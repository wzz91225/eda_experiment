==> flow/design.v <==
`timescale 1 ps/1 ps
module VGA_DISPLAY_BACK (
	input						VGA_CLK					,  
	input						RST_N					,  
	input						VGA_IF_RGBEN_1			,  
	input			[10:0]		DISPLAY_X				,  
	input			[10:0]		DISPLAY_Y				,  
	input			[10:0]		CURRENT_X				,  
	input			[10:0]		CURRENT_Y				,  
	output			[23:0]		VGA_BUF_RGB				   
);
	parameter					Color_Cnt_Num			= 24'd2_000_000	;	 
	parameter					RGB_Cnt_Num2			= 4'd0			;
	reg				[23:0]		r_VGA_BUF_RGB			;
	reg				[23:0]		r_color_cnt				;
	reg				[23:0]		r_rgb					;
	reg				[23:0]		r_rgb1					;
	reg				[23:0]		r_rgb2					;
	reg				[03:0]		r_rgbcnt2				;
	assign						VGA_BUF_RGB				= r_VGA_BUF_RGB;
	always @(posedge VGA_CLK or negedge RST_N) begin
		if (RST_N == 1'b0) begin
			r_VGA_BUF_RGB	<= 24'hff_ff_ff;
			r_rgb1			<= 24'hff_00_00;
			r_rgb2			<= 24'hff_00_00;
			r_rgbcnt2		<= 4'd0;
		end else begin
			if (VGA_IF_RGBEN_1) begin
				r_VGA_BUF_RGB	<= r_rgb2;
				if (CURRENT_X == (DISPLAY_X - 11'd1)) begin
					if (CURRENT_Y == (DISPLAY_Y - 11'd1)) begin
						r_rgb1		<= r_rgb;
						r_rgb2		<= r_rgb;
					end else begin
						r_rgb1		<= r_rgb1;
						r_rgb2		<= r_rgb1;
					end
				end else begin
					r_rgb1		<= r_rgb1;
					r_rgbcnt2	<= r_rgbcnt2 + 4'd1;
					if (r_rgbcnt2 == RGB_Cnt_Num2) begin
						r_rgbcnt2	<= 4'd0;
						if ((r_rgb2[23:16] == 8'hff) && (r_rgb2[15:8] < 8'hff) && (r_rgb2[7:0] == 8'h00)) begin
							r_rgb2[15:8]	<= r_rgb2[15:8] + 8'h1;
						end else if ((r_rgb2[23:16] > 8'h00) && (r_rgb2[15:8] == 8'hff) && (r_rgb2[7:0] == 8'h00)) begin
							r_rgb2[23:16]	<= r_rgb2[23:16] - 8'h1;
						end else if ((r_rgb2[23:16] == 8'h00) && (r_rgb2[15:8] == 8'hff) && (r_rgb2[7:0] < 8'hff)) begin
							r_rgb2[7:0]		<= r_rgb2[7:0] + 8'h1;
						end else if ((r_rgb2[23:16] == 8'h00) && (r_rgb2[15:8] > 8'h00) && (r_rgb2[7:0] == 8'hff)) begin
							r_rgb2[15:8]	<= r_rgb2[15:8] - 8'h1;
						end else if ((r_rgb2[23:16] < 8'hff) && (r_rgb2[15:8] == 8'h00) && (r_rgb2[7:0] == 8'hff)) begin
							r_rgb2[23:16]	<= r_rgb2[23:16] + 8'h1;
						end else if ((r_rgb2[23:16] == 8'hff) && (r_rgb2[15:8] == 8'h00) && (r_rgb2[7:0] > 8'h00)) begin
							r_rgb2[7:0]		<= r_rgb2[7:0] - 8'h1;
						end
					end
				end
			end else begin
				r_VGA_BUF_RGB	<= 24'h00_00_00;
			end
		end
	end
	always @(posedge VGA_CLK or negedge RST_N) begin
		if (RST_N == 1'b0) begin
			r_color_cnt	<= 24'd0;
			r_rgb		<= 24'hff_00_00;
		end else begin
			if (VGA_IF_RGBEN_1) begin
				if (r_color_cnt < Color_Cnt_Num) begin
					r_color_cnt	<= r_color_cnt + 24'd1;
				end else begin
					r_color_cnt	<= 24'd0;
					if ((r_rgb[23:16] == 8'hff) && (r_rgb[15:8] < 8'hff) && (r_rgb[7:0] == 8'h00)) begin
						r_rgb[15:8]		<= r_rgb[15:8] + 8'h1;
					end else if ((r_rgb[23:16] > 8'h00) && (r_rgb[15:8] == 8'hff) && (r_rgb[7:0] == 8'h00)) begin
						r_rgb[23:16]	<= r_rgb[23:16] - 8'h1;
					end else if ((r_rgb[23:16] == 8'h00) && (r_rgb[15:8] == 8'hff) && (r_rgb[7:0] < 8'hff)) begin
						r_rgb[7:0]		<= r_rgb[7:0] + 8'h1;
					end else if ((r_rgb[23:16] == 8'h00) && (r_rgb[15:8] > 8'h00) && (r_rgb[7:0] == 8'hff)) begin
						r_rgb[15:8]		<= r_rgb[15:8] - 8'h1;
					end else if ((r_rgb[23:16] < 8'hff) && (r_rgb[15:8] == 8'h00) && (r_rgb[7:0] == 8'hff)) begin
						r_rgb[23:16]	<= r_rgb[23:16] + 8'h1;
					end else if ((r_rgb[23:16] == 8'hff) && (r_rgb[15:8] == 8'h00) && (r_rgb[7:0] > 8'h00)) begin
						r_rgb[7:0]		<= r_rgb[7:0] - 8'h1;
					end
				end
			end
		end
	end
endmodule
Reports on VGA_DISPLAY_BACK. Tool output for the design above, in the order of the flow. Line numbers count from 1 in the design file above. Cell names lack the library's common part. Not given: n/a

Design top: VGA_DISPLAY_BACK. Clock: VGA_CLK. Cell library: sky130hd. Library corner: tt_025C_1v80.

Elaborated design. Yosys after proc, flatten, opt, wreduce and memory -nomap, before mapping. Memory bits, and registers merged into a memory's read port (data or address), are not among the register bits. Print and check cells are not counted. Equal cells are merged and count once.

For register bits the number is 124. The entry for bits of input ports reads 47.

For order comparisons the number is 13. Under equal/unequal tests stands 22. For $add $sub $neg the number is 16. The figure for reduce/logical cells is 46. Under bitwise gates (word level) stands 4. Under mux-type cells stands 39.

Operator list (count): 8-bit 2-to-1 mux (36); 8-bit by 1-bit adder with 8-bit output with constant B (6); 8-bit by 1-bit subtractor with 8-bit output with constant B (6); 8-bit by 1-bit > comparator with 1-bit output with constant B (6); 8-bit less-than comparator with constant B (6); 8-bit equality test with constant B (6); 8-bit logical NOT (6); 24-bit 2-to-1 mux (2); 1-bit logical AND (24); 24-bit by 1-bit adder with 24-bit output with constant B (1); 24-bit by 21-bit less-than comparator with 1-bit output with constant B (1); 11-bit by 1-bit subtractor with 11-bit output with constant B (2); 11-bit equality test (2); 3-bit inequality test with constant B (6); 2-bit inequality test with constant B (8); 7-bit AND reduction (2); 6-bit AND reduction (2); 5-bit AND reduction (2); 3-bit nonzero test (3); 2-bit nonzero test (4); 1-bit inverter (4); 4-bit by 1-bit adder with 4-bit output with constant B (1); 4-bit logical NOT (1); 4-bit 2-to-1 mux (1); 3-bit AND reduction (1); 2-bit AND reduction (1).

Depth. Yosys ltp: most cells in a row. Word level: on the elaborated netlist, between registers, memories and ports. Mapped: between sequential cells and ports; inverters and the memories' decode and read muxes count.

For depth after elaboration the number is 11. ABC_AREA: 0. The entry for depth in mapped cells reads 13.

Synthesis result. Yosys stat after the flow's synthesis: flattened, memories mapped to cells. It holds for the ABC_AREA given above (unset counts as 0); a run with the other value may have another netlist.

The entry for buffer cells reads 24. Under mapped area stands 8050.2 sq um. The entry for area of sequential cells reads 3163.0 sq um. The entry for standard cells after synthesis reads 811. The entry for mapped flip-flops reads 124.

Cells by type: dfrtp_1 (count 76, total area 1.9E+03 sq um); dfstp_2 (count 48, total area 1261.21 sq um); ha_1 (count 41, total area 512.992 sq um); xnor2_1 (count 45, total area 394.128 sq um); xor2_1 (count 35, total area 306.544 sq um); mux2i_1 (count 24, total area 240.23 sq um); nor2_1 (count 62, total area 232.723 sq um); mux2_1 (count 20, total area 225.216 sq um); mux2_2 (count 19, total area 213.955 sq um); nand2_1 (count 49, total area 183.926 sq um); nand3_1 (count 35, total area 175.168 sq um); a21oi_1 (count 32, total area 160.154 sq um); o21ai_0 (count 27, total area 135.13 sq um); nand4_1 (count 21, total area 131.376 sq um); o221ai_1 (count 14, total area 122.618 sq um); fa_1 (count 6, total area 120.115 sq um); inv_1 (count 31, total area 116.362 sq um); nor3_1 (count 23, total area 115.11 sq um).

Not listed: further types 54, cells in them 203.

Path before layout. OpenSTA on the mapped netlist: ideal clock, no wires. The path of least setup slack (recovery checks aside). Input and output delay are each 20% of the period. Register names are those of the netlist, which keeps one name where synthesis merged equal registers.

Path kind: register -> register. Start: register r_rgb[7]. End: register r_rgb[15]. Under period stands 3.1 ns. For library setup time the number is 0.079 ns. Required time: 3.021 ns. Arrival time: 3.145 ns. Setup slack: -0.124 ns. Time at the first pin: 0.000 ns. Stages: 13. The entry for path delay reads 3.224 ns. Synthesis period reached: 3.224 ns.

"path delay" = arrival - input delay + setup time. "stages" counts driving pins, that of a launching flip-flop among them; a cell with two outputs on the path counts twice. "synthesis period reached" = period - worst setup slack (recovery checks aside). The figure is calculated, with input and output delays left at 20% of the set period. Between the ends stands the longest chain of elaborated cells between them, by number of cells; it is not shown to be the way that was timed. Of several equally long chains one is given. Each line given opens the expression or statement behind the cell; cells for indexed reads and writes are added by Yosys, which also makes memories of some case tables. At most two assigning lines are given for a register; there are more.

Cells stage by stage: dfrtp_1 clkbuf_1 nor4_1 nand2_1 or4_1 ha_1 a21o_1 a21oi_1 o21bai_1 a2111oi_0 o21ai_0 a21oi_1 xor2_1. Length of the longest elaborated chain: 6.

Ends and longest elaborated chain, after synthesis: start, declared (RTL line 16) `reg [23:0] r_rgb ;`; start, assigned (RTL line 78) `r_rgb[7:0] <= r_rgb[7:0] + 8'h1;`; start, assigned (RTL line 84) `r_rgb[7:0] <= r_rgb[7:0] - 8'h1;`; 8-bit equality test (RTL line 79) `end else if ((r_rgb[23:16] == 8'h00) && (r_rgb[15:8] > 8'h00) && (r_rgb[7:0] == 8'hff)) begin`; 1-bit logical AND (RTL line 79); 8-bit 2-to-1 mux (RTL line 79); 8-bit 2-to-1 mux (RTL line 77) `end else if ((r_rgb[23:16] == 8'h00) && (r_rgb[15:8] == 8'hff) && (r_rgb[7:0] < 8'hff)) begin`; 8-bit 2-to-1 mux (RTL line 75) `end else if ((r_rgb[23:16] > 8'h00) && (r_rgb[15:8] == 8'hff) && (r_rgb[7:0] == 8'h00)) begin`; 8-bit 2-to-1 mux (RTL line 73) `if ((r_rgb[23:16] == 8'hff) && (r_rgb[15:8] < 8'hff) && (r_rgb[7:0] == 8'h00)) begin`; end, assigned (RTL line 74) `r_rgb[15:8] <= r_rgb[15:8] + 8'h1;`; end, assigned (RTL line 80) `r_rgb[15:8] <= r_rgb[15:8] - 8'h1;`; end, declared (RTL line 16).

Timing after layout. From the final timing report of stored run 1: the path of least setup slack in the routed layout; clock arrival at registers is part of the times.

Path kind: input -> register. Start: input DISPLAY_X[0]. End: register r_rgb2[9]. Under period stands 6.39 ns. Stages: 10. Time at the first pin: 1.28 ns. For library setup time the number is 0.14 ns. Under external input delay stands 1.28 ns. Setup slack: 1.57 ns. Required time: 6.68 ns. Arrival time: 5.12 ns.

Between the ends stands the longest chain of elaborated cells between them, by number of cells; it is not shown to be the way that was timed. Of several equally long chains one is given. At most two assigning lines are given for a register; there are more.

Cells stage by stage: clkdlybuf4s50_1 inv_1 ha_1 nor3b_1 nand2_1 or4b_2 nand2_1 nand3_1 nor2_1 a221oi_1. Length of the longest elaborated chain: 4.

Ends and longest elaborated chain, post-layout: start, declared (RTL line 6) `input [10:0] DISPLAY_X ,`; 11-bit by 1-bit subtractor with 11-bit output (RTL line 30) `if (CURRENT_X == (DISPLAY_X - 11'd1)) begin`; 11-bit equality test (RTL line 30); 3-bit nonzero test; 5-bit AND reduction; end, assigned (RTL line 33) `r_rgb2 <= r_rgb;`; end, assigned (RTL line 36) `r_rgb2 <= r_rgb1;`; end, declared (RTL line 18) `reg [23:0] r_rgb2 ;`.

Top module VGA_DISPLAY_BACK; platform sky130hd; tools Yosys and OpenROAD; 2 stored runs in no particular order. Input and output delays are each 20% of the period that was set; the output load is 0.01 pF. "clock period reached": clock period set for the run, less the worst setup slack. It is reckoned from that one timing run; input and output delays stay at 20% of the period that was set. "time on the worst setup path" is the time allowed to the run's worst setup path (the clock period less input and output delay, where it has them) less its slack. Clock arrival times count: a late capture clock shortens it, a late launch clock lengthens it. "overall power": no workload was simulated; the value follows from the tool's default switching activity.

Files of stored run 1:
==> flow/run.sh <==
#!/bin/bash
# the make line also repeats the synthesis and layout settings of config.mk as NAME=value (left out here)
make -C /OpenROAD-flow-scripts/flow DESIGN_CONFIG=/design/flow/config.mk WORK_HOME=/design/flow/orfs CLKGATE_MAP_FILE= finish
==> flow/config.mk <==
export PLATFORM = sky130hd
export DESIGN_NAME = VGA_DISPLAY_BACK
export DESIGN_NICKNAME = VGA_DISPLAY_BACK
export VERILOG_FILES = /design/flow/design.v
export SDC_FILE = /design/flow/constraint.sdc
export NUM_CORES = 4
export LEC_CHECK = 0
export CAP_MARGIN = 20
export CELL_PAD_IN_SITES_DETAIL_PLACEMENT = 1
export CORE_ASPECT_RATIO = 0.81
export CORE_MARGIN = 8
export CORE_UTILIZATION = 23
export CTS_CLUSTER_DIAMETER = 326
export GPL_TIMING_DRIVEN = 1
export HOLD_SLACK_MARGIN = 0.06
export MAX_ROUTING_LAYER = met5
export SETUP_SLACK_MARGIN = 0.49
export SLEW_MARGIN = 20
export TNS_END_PERCENT = 35
==> flow/constraint.sdc <==
create_clock -name core_clock -period 6.39 [get_ports {VGA_CLK}]
set_input_delay 1.2780 -clock core_clock [delete_from_list [all_inputs] [get_ports {VGA_CLK}]]
set_output_delay 1.2780 -clock core_clock [all_outputs]
set_load 0.01 [all_outputs]

Results of stored run 1. The total negative setup slack stands at 0.000 ns. The clock period reached stands at 4.824 ns. For the time on the worst setup path the run shows 3.55 ns. Worst setup path kind: input -> register. The measured overall power is 0.001971 W. The standard-cell area after routing stands at 9841.9 sq um. The measured worst hold slack in the final report is 0.486 ns. The utilization stands at 28.6%. The area inside the die boundary is 41276.0 sq um. The worst setup slack after layout stands at 1.566 ns. The chip area after synthesis (Yosys) is 8050.2 sq um.

Files of stored run 2:
==> flow/run.sh <==
#!/bin/bash
# the make line also repeats the synthesis and layout settings of config.mk as NAME=value (left out here)
make -C /OpenROAD-flow-scripts/flow DESIGN_CONFIG=/design/flow/config.mk WORK_HOME=/design/flow/orfs CLKGATE_MAP_FILE= finish
==> flow/config.mk <==
export PLATFORM = sky130hd
export DESIGN_NAME = VGA_DISPLAY_BACK
export DESIGN_NICKNAME = VGA_DISPLAY_BACK
export VERILOG_FILES = /design/flow/design.v
export SDC_FILE = /design/flow/constraint.sdc
export NUM_CORES = 4
export LEC_CHECK = 0
export CAP_MARGIN = 20
export CELL_PAD_IN_SITES_DETAIL_PLACEMENT = 0
export CELL_PAD_IN_SITES_GLOBAL_PLACEMENT = 2
export CORE_ASPECT_RATIO = 0.55
export CORE_MARGIN = 2
export CORE_UTILIZATION = 36
export CTS_CLUSTER_DIAMETER = 298
export CTS_CLUSTER_SIZE = 13
export MIN_ROUTING_LAYER = met1
export PLACE_DENSITY_LB_ADDON = 0.18
export SETUP_SLACK_MARGIN = 0.34
export SLEW_MARGIN = 20
==> flow/constraint.sdc <==
create_clock -name core_clock -period 5.44 [get_ports {VGA_CLK}]
set_input_delay 1.0880 -clock core_clock [delete_from_list [all_inputs] [get_ports {VGA_CLK}]]
set_output_delay 1.0880 -clock core_clock [all_outputs]
set_load 0.01 [all_outputs]

Results of stored run 2. The total negative setup slack stands at 0.000 ns. The clock period reached stands at 4.565 ns. For the time on the worst setup path the run shows 3.48 ns. Worst setup path kind: input -> register. The measured overall power is 0.002548 W. The standard-cell area after routing stands at 9790.6 sq um. The measured worst hold slack in the final report is 0.485 ns. The utilization stands at 44.8%. The area inside the die boundary is 23627.5 sq um. The worst setup slack after layout stands at 0.875 ns. The chip area after synthesis (Yosys) is 8050.2 sq um.
